==> flow/design.v <==
module controller ( input[8:0] func, input zero, input[3:0] opcode, input clk, go,
                    output reg sel_write_reg, sel_B_ALU, mem_write, mem_read, reg_write,
                    output reg [2:0] sel_write_data, ALU_op, output reg [1:0] sel_PC );
  parameter[3:0] Load = 4'b0000, Store = 4'b0001, Jump = 4'b0010, BranchZ = 0100,
                 TypeC = 1000, Addi = 1100, Subi = 1101, Andi = 1110, Ori = 1111;
  parameter[8:0] Clear = 9'b000000001, MoveTo = 9'b000000010, MoveFrom = 9'b000000100, Add = 9'b000001000,
                 Sub = 9'b000010000, And = 9'b000100000, Or = 9'b001000000, Not = 9'b010000000, Nop = 9'b100000000;
  always @ ( posedge clk ) begin
    sel_write_reg = 0;
    sel_B_ALU = 0;
    mem_write = 0;
    mem_read = 0;
    reg_write = 0;
    sel_write_data = 0;
    ALU_op = 0;
    sel_PC = 0;
    case(opcode) 
      Load: begin
        sel_write_data = 3'b000;
        sel_PC = 2'b10;
        mem_read = 1'b1;
        reg_write = 1'b1;
      end
      Store: begin
        sel_PC = 2'b10;
        mem_write = 1'b1;
      end
      Jump: begin
        sel_PC = 2'b00;
      end
      BranchZ: begin
        sel_B_ALU = 1'b0;
        if ( zero == 1 )
          sel_PC = 2'b01;
        else
          sel_PC = 2'b10;
        ALU_op = 3'b110;
      end
      TypeC: begin
        case ( func )
          Clear: begin
            sel_write_reg = 1'b1;
            sel_write_data = 3'b101;
            sel_PC = 2'b10;
            reg_write = 1'b1;
          end
          MoveTo: begin
            sel_write_reg = 1'b1;
            sel_write_data = 3'b001;
            sel_PC = 2'b10;
            reg_write = 1'b1;
          end
          MoveFrom: begin
            sel_write_data = 3'b010;
            sel_PC = 2'b10;
            reg_write = 1'b1;
          end
          Add: begin
           sel_write_data = 3'b100;
           sel_PC = 2'b10;
           reg_write = 1'b1;
           ALU_op = 3'b010;
          end
          Sub: begin
            sel_write_data = 3'b100;
            sel_PC = 2'b10;
            reg_write = 1'b1;
            ALU_op = 3'b110;
          end
          And: begin
            sel_write_data = 3'b100;
            sel_PC = 2'b10;
            reg_write = 1'b1;
            ALU_op = 3'b000;
          end
          Or: begin
            sel_write_data = 3'b100;
            sel_PC = 2'b10;
            reg_write = 1'b1;
            ALU_op = 3'b001;
          end
          Not: begin
            sel_write_data = 3'b011;
            sel_PC = 2'b10;
            reg_write = 1'b1;
          end
          Nop: begin
            sel_PC = 2'b10;
          end      
        endcase
      end
      Addi: begin
        sel_B_ALU = 1'b1;
        sel_write_data = 3'b100;
        sel_PC = 2'b10;
        reg_write = 1'b1;
        ALU_op = 3'b010;
      end
      Subi: begin
        sel_B_ALU = 1'b1;
        sel_write_data = 3'b100;
        sel_PC = 2'b10;
        reg_write = 1'b1;
        ALU_op = 3'b110;
      end
      Andi: begin
        sel_B_ALU = 1'b1;
        sel_write_data = 3'b100;
        sel_PC = 2'b10;
        reg_write = 1'b1;
        ALU_op = 3'b000;
      end
      Ori: begin
        sel_B_ALU = 1'b1;
        sel_write_data = 3'b100;
        sel_PC = 2'b10;
        reg_write = 1'b1;
        ALU_op = 3'b001;
      end
    endcase
  end
endmodule
* Tool chain data of controller
Tool output for the design above, in the order of the flow. Line numbers count from 1 in the design file above. Operators carry their Yosys type and port widths (W data, S select, Z words). Cell names lack the library's common part. The mark n/a stands for no value.
Set-up: top module controller, clock input clk, standard-cell library sky130hd, library corner tt_025C_1v80

* After elaboration
Source: Yosys, flattened and elaborated, memories not mapped. Widths are those after wreduce; folded enables and synchronous resets count as part of the registers. Registers that Yosys merges into a memory's read port (data or address) are not register bits. Print and check cells do not count. Equal cells are merged and count once.
Cells by class: equal/unequal tests 16, mux-type cells 13, reductions and logical operators 9
Operators by type and width (number):
- $pmux W3 S5 | 1
- $eq A4 B3 Y1 const B | 3
- $eq A4 B4 Y1 const B | 3
- $pmux W3 S4 | 1
- $eq A9 B1 Y1 const B | 1
- $eq A9 B2 Y1 const B | 1
- $eq A9 B3 Y1 const B | 1
- $eq A9 B4 Y1 const B | 1
- $eq A9 B5 Y1 const B | 1
- $eq A9 B6 Y1 const B | 1
- $eq A9 B7 Y1 const B | 1
- $eq A9 B8 Y1 const B | 1
- $eq A9 B9 Y1 const B | 1
- $reduce_or A9 Y1 | 1
- $pmux W3 S3 | 1
- $reduce_or A4 Y1 | 2
- $reduce_or A8 Y1 | 1
- $reduce_or A6 Y1 | 1
- $pmux W3 S2 | 1
- $pmux W2 S3 | 1
- $reduce_or A5 Y1 | 1
- $mux W1 | 5
- $reduce_or A2 Y1 | 2
- $eq A4 B1 Y1 const B | 1
- $logic_not A4 Y1 | 1
- $mux W2 | 2
- $pmux W1 S2 | 1
Storage and ports: register bits 13, input port bits 16

* Logic depth
Depth = most cells in a row (Yosys ltp): at word level without a register or memory, in the mapped netlist without a sequential cell, where the memories' decode and read muxes count.
Depth: depth after elaboration 4, ABC_AREA 0, depth in mapped cells 6, gate-level depth less buffers 5

* Netlist
Source: synth_stat.txt of the flow (Yosys; design flattened, memories mapped). It holds for the ABC_AREA given above (unset counts as 0); a run with the other value may have another netlist.
Mapped netlist: standard cells after synthesis 83, chip area (Yosys) 718.2 sq um, sequential part of the area 260.2 sq um, flip-flops 13, buffers 7
Cells by type:
- dfxtp_1 | number 13, area in all 260.25 sq um
- o21ai_0 | number 7, area in all 35.034 sq um
- xor2_1 | number 4, area in all 35.034 sq um
- nand3_1 | number 5, area in all 25.024 sq um
- nor4b_4 | number 1, area in all 23.773 sq um
- nor2_1 | number 6, area in all 22.522 sq um
- nor4_4 | number 1, area in all 21.27 sq um
- a21oi_1 | number 4, area in all 20.019 sq um
- nor2b_1 | number 3, area in all 18.768 sq um
- nor4_1 | number 3, area in all 18.768 sq um
- nand4b_1 | number 2, area in all 17.517 sq um
- clkbuf_1 | number 4, area in all 15.014 sq um
- nand2_1 | number 4, area in all 15.014 sq um
- nor3b_1 | number 2, area in all 15.014 sq um
- o211ai_1 | number 2, area in all 15.014 sq um
- and3_1 | number 2, area in all 12.512 sq um
- nor4_2 | number 1, area in all 12.512 sq um
- buf_6 | number 1, area in all 11.261 sq um
Other cell types: 15; their cells: 18.

* Timing after synthesis
Path of least setup slack by OpenSTA after synthesis, without wires, with an ideal clock, recovery checks aside; 20% of the period is set as input and as output delay. Where synthesis merged equal registers, the netlist keeps one of their names.
Timing post-synthesis: kind input-to-reg, start input opcode[1], end register sel_write_data[1], clock period 1.93 ns, launch time at the first pin 0.386 ns, arrival time 1.528 ns, required time 1.843 ns, path slack 0.315 ns, path delay 1.229 ns, stages on the path 6, buffers on the path 1, synthesis period reached 1.615 ns
"path delay" = arrival - input delay + setup time. "stages on the path" counts driving pins, that of a launching flip-flop among them; a cell with two outputs on the path counts twice. "synthesis period reached" = period - worst setup slack (recovery checks aside). The figure is calculated, with input and output delays left at 20% of the set period. The rows between start and end are the longest chain of elaborated cells between them; the timing report does not say that the signal goes this way. Where chains are equally long, one stands for them. Each line given opens the expression or statement behind the cell; cells for indexed reads and writes are added by Yosys, which also makes memories of some case tables. At most two assigning lines are given for a register; there are more.
Between the ends, post-synthesis: cell sequence buf_6 -> nor4b_4 -> and2b_1 -> nand2_2 -> or3_4 -> nor4_4, cells in the longest elaborated chain 3
RTL lines, path post-synthesis:
- start: declaration | RTL line 1 | module controller ( input[8:0] func, input zero, input[3:0] opcode, input clk, go,
- $eq A4 B3 Y1 | RTL line 17 | case(opcode)
- $reduce_or A4 Y1
- $pmux W3 S2 | RTL line 17
- end: assignment | RTL line 14 | sel_write_data = 0;
- end: assignment | RTL line 19 | sel_write_data = 3'b000;
- end: declaration | RTL line 3 | output reg [2:0] sel_write_data, ALU_op, output reg [1:0] sel_PC );

* Timing after layout
Path of least setup slack in the final report of run 1 (OpenROAD, finished layout, wires in). Where an end is a register, its clock arrival counts in the times.
Timing post-layout: kind input-to-reg, start input opcode[2], end register sel_write_data[1], clock period 0.897 ns, launch time at the first pin 0.18 ns, arrival time 1.36 ns, required time 1.08 ns, path slack -0.27 ns, stages on the path 6, buffers on the path 1
The rows between start and end are the longest chain of elaborated cells between them; the timing report does not say that the signal goes this way. Where chains are equally long, one stands for them. At most two assigning lines are given for a register; there are more.
Between the ends, post-layout: cell sequence buf_8 -> nor4b_4 -> and2b_2 -> nand2_2 -> or3_4 -> nor4_4, cells in the longest elaborated chain 3
RTL lines, path post-layout:
- start: declaration | RTL line 1 | module controller ( input[8:0] func, input zero, input[3:0] opcode, input clk, go,
- $eq A4 B3 Y1 | RTL line 17 | case(opcode)
- $reduce_or A4 Y1
- $pmux W3 S2 | RTL line 17
- end: assignment | RTL line 14 | sel_write_data = 0;
- end: assignment | RTL line 19 | sel_write_data = 3'b000;
- end: declaration | RTL line 3 | output reg [2:0] sel_write_data, ALU_op, output reg [1:0] sel_PC );

Wiki page: controller / flow data

Module controller, platform sky130hd: 2 stored runs of the flow (Yosys, OpenROAD) with differing settings, in no particular order. Input and output delays are each 20% of the period that was set; the output load is 0.01 pF.
"time of the worst setup path" is the time allowed to the run's worst setup path (the clock period less input and output delay, where it has them) less its slack. Clock arrival times count: a late capture clock shortens it, a late launch clock lengthens it.
"total power of the final layout": no workload was simulated; the value follows from the tool's default switching activity.

* Run 1 | settings: period_ns 0.897; CAP_MARGIN 20; CORE_MARGIN 2; CORE_UTILIZATION 40; SLEW_MARGIN 20 | results: time of the worst setup path 0.99 ns; worst path kind input-to-reg; post-route worst hold slack 0.206 ns; chip area after synthesis (Yosys) 718.2 sq um; total power of the final layout 1.304 mW; area inside the die boundary 2150.6 sq um; utilization 72.5%; worst setup slack after layout -0.272 ns; area of the standard cells in the finished layout 1238.7 sq um
* Run 2 | settings: period_ns 1.06; CORE_UTILIZATION 28; PLACE_DENSITY_LB_ADDON 0.15; CORE_ASPECT_RATIO 0.95; GPL_TIMING_DRIVEN 1; GPL_ROUTABILITY_DRIVEN 0; CTS_CLUSTER_SIZE 18; CAP_MARGIN 15; SLEW_MARGIN 20; MIN_ROUTING_LAYER met1; CORE_MARGIN 2 | results: area inside the die boundary 2986.3 sq um; total power of the final layout 1.102 mW; worst setup slack after layout -0.113 ns; post-route worst hold slack 0.231 ns; utilization 52.3%; time of the worst setup path 0.96 ns; worst path kind input-to-reg; chip area after synthesis (Yosys) 718.2 sq um; area of the standard cells in the finished layout 1244.9 sq um
